==> flow/design.v <==
module base_address_rd #(
    parameter  START_ADDR = 32'h4580_0000
    )
    (
    input clk ,
    input rst_n ,
    output ram_clk , 
    output ram_rst,
    output reg [31:0] ram_addr,
    output ram_en ,
    input  [31:0] ram_rd_data,
    output [3:0]  ram_we,
    output [31:0] ram_wd_data,
    output wire Transfer_Done,
    input   change_based_address
    );
assign ram_rst  = 1'b0;
assign ram_clk  = clk ;
assign ram_en   = 1'b1;
assign ram_we   = 4'b0;
assign ram_wd_data = 32'd0;
reg         counter;
reg [31:0]  reg_ram_rd_data;
reg [31:0]  data_input_change;
assign Transfer_Done = (reg_ram_rd_data == data_input_change) ? 1'b1 : 1'b0; 
    always @(posedge clk  or negedge rst_n) begin
        if (!rst_n) begin
            data_input_change <=  32'h0001_0030;
        end 
        else if(Transfer_Done)begin
            data_input_change <=  data_input_change + 32'h0001_0000;        
        end 
    end
    always @(posedge clk or negedge rst_n) begin
        if (!rst_n) begin
            reg_ram_rd_data <=  32'd0;
        end 
        else begin
            reg_ram_rd_data <=  ram_rd_data;            
        end
    end
always @(posedge clk or negedge rst_n) begin
    if(!rst_n) begin
        ram_addr <= START_ADDR;
    end
    else begin
        if (change_based_address)  begin
            ram_addr    <= ram_addr +   32'h0000_0004;
        end
        else
            ram_addr    <= ram_addr;
    end
end
endmodule
Step by step through the tools: base_address_rd

Tool output for the design above, in the order of the flow.
Line numbers count from 1 in the design file above.
Library cell names are shortened.
The mark - stands for no value.

Top: base_address_rd
Clock: clk
Library: sky130hd
Library corner: tt_025C_1v80

After elaboration

Counts by Yosys on the flattened word-level netlist (proc, flatten, opt, wreduce; memories kept). Register bits leave out memories and registers merged into their read ports (data or address); mux counts leave out enables and synchronous resets folded into registers. Print and check cells are left out. Cells with the same type and inputs are merged into one.

Register bits: 96
Bits in latches: 0
Memory bits (writable): 0
ROM bits: 0
Clocked read ports x word width: 0
Memories kept: 0
Bits of input ports: 35

$add $sub $neg: 2
$mul: 0
Divide/modulo/power cells: 0
Magnitude comparators: 0
Equal/unequal tests: 1
Shifts and indexed selects: 0
Mux-type cells: 1
Bitwise logic cells: 0
Reductions and logical operators: 0

Operator list:

| operator                                | count |
| adder 32 x 17 -> 32 bit with constant B | 1 |
| adder 32 x 3 -> 32 bit with constant B  | 1 |
| equality test 32 bit                    | 1 |
| 2-to-1 mux 1 bit                        | 1 |

Logic depth

Depth = most cells in a row (Yosys ltp): at word level without a register or memory, in the mapped netlist without a sequential cell, where the memories' decode and read muxes count.

Depth in word-level cells: 2
ABC_AREA: 0
Depth in mapped cells: 6
Depth with buffers taken out: 5

Mapped cells and area

The flow's flattened synthesis, as Yosys stat reports it; memories are mapped. The netlist is that of the ABC_AREA named above (0 if unset); the other value can give another one.
Totals and module areas in this step are rounded.

Cell count: 282
Cell area after synthesis: 3,401 µm²
Sequential area: 1,958 µm²
Flip-flops: 78
Buffers: 44

Cells by type:

| cell    | count | total area (µm²) |
| dfrtp_1 | 73    | 1.83E+03 |
| xnor2_1 | 55    | 481.712 |
| buf_4   | 42    | 315.302 |
| dfstp_2 | 5     | 131.376 |
| nand4_1 | 19    | 118.864 |
| and3_1  | 14    | 87.584 |
| nand3_1 | 16    | 80.077 |
| nand2_1 | 15    | 56.304 |
| xor2_1  | 5     | 43.792 |
| nor2_1  | 9     | 33.782 |
| and4_1  | 3     | 26.275 |
| ha_1    | 2     | 25.024 |
| nor4_1  | 4     | 25.024 |
| and2_1  | 3     | 18.768 |
| nor3_4  | 1     | 16.266 |
| inv_1   | 4     | 15.014 |
| mux2_4  | 1     | 15.014 |
| nor4_2  | 1     | 12.512 |

Not listed: further types 8, cells in them 10.

Hand-over note for base_address_rd

Settings and measured results of 2 stored flow runs for module base_address_rd (sky130hd), not sorted in any way. The constraints put input and output delay at 20% of the set period each and load the outputs with 0.01 pF.
"achieved clock period" = clock period - worst setup slack. The figure is calculated, with input and output delays left at 20% of the set period.
"worst path time": the worst setup path's part of the clock period (all of it between registers, 20% less for each end at a port) less its slack. A launch clock that arrives late makes it longer, a capture clock that arrives late makes it shorter.
"total power after layout": no workload was simulated; the value follows from the tool's default switching activity.
Results are given in rounded form.
A setting shown as - is not set for that run.

| name                                         | flow run A               | flow run B               |
| period_ns                                    | 2.06                     | 1.56                     |
| CORE_UTILIZATION                             | 41                       | 33                       |
| CAP_MARGIN                                   | 20                       | 20                       |
| CORE_MARGIN                                  | 2                        | 2                        |
| SLEW_MARGIN                                  | 20                       | 5                        |
| SETUP_SLACK_MARGIN                           | -                        | 0.38                     |
| HOLD_SLACK_MARGIN                            | -                        | 0.2                      |
| CORE_ASPECT_RATIO                            | -                        | 1.08                     |
| TNS_END_PERCENT                              | -                        | 45                       |
| CTS_CLUSTER_DIAMETER                         | -                        | 263                      |
| MAX_ROUTING_LAYER                            | -                        | met4                     |
| synthesis area (µm²)                         | 3,401                    | 3,401                    |
| total power after layout (W)                 | 0.003448                 | 0.005297                 |
| achieved clock period (ns)                   | 2.183                    | 2.059                    |
| die outline area (µm²)                       | 9,039                    | 11,130                   |
| utilization after routing                    | 0.55                     | 0.538                    |
| smallest setup slack (ns)                    | -0.123                   | -0.499                   |
| worst path time (ns)                         | 1.77                     | 1.75                     |
| worst path kind                              | flip-flop to output port | flip-flop to output port |
| standard-cell area of the final layout (µm²) | 4,472                    | 5,393                    |
| total negative slack (ns)                    | -0.123                   | -2.319                   |

End of note.
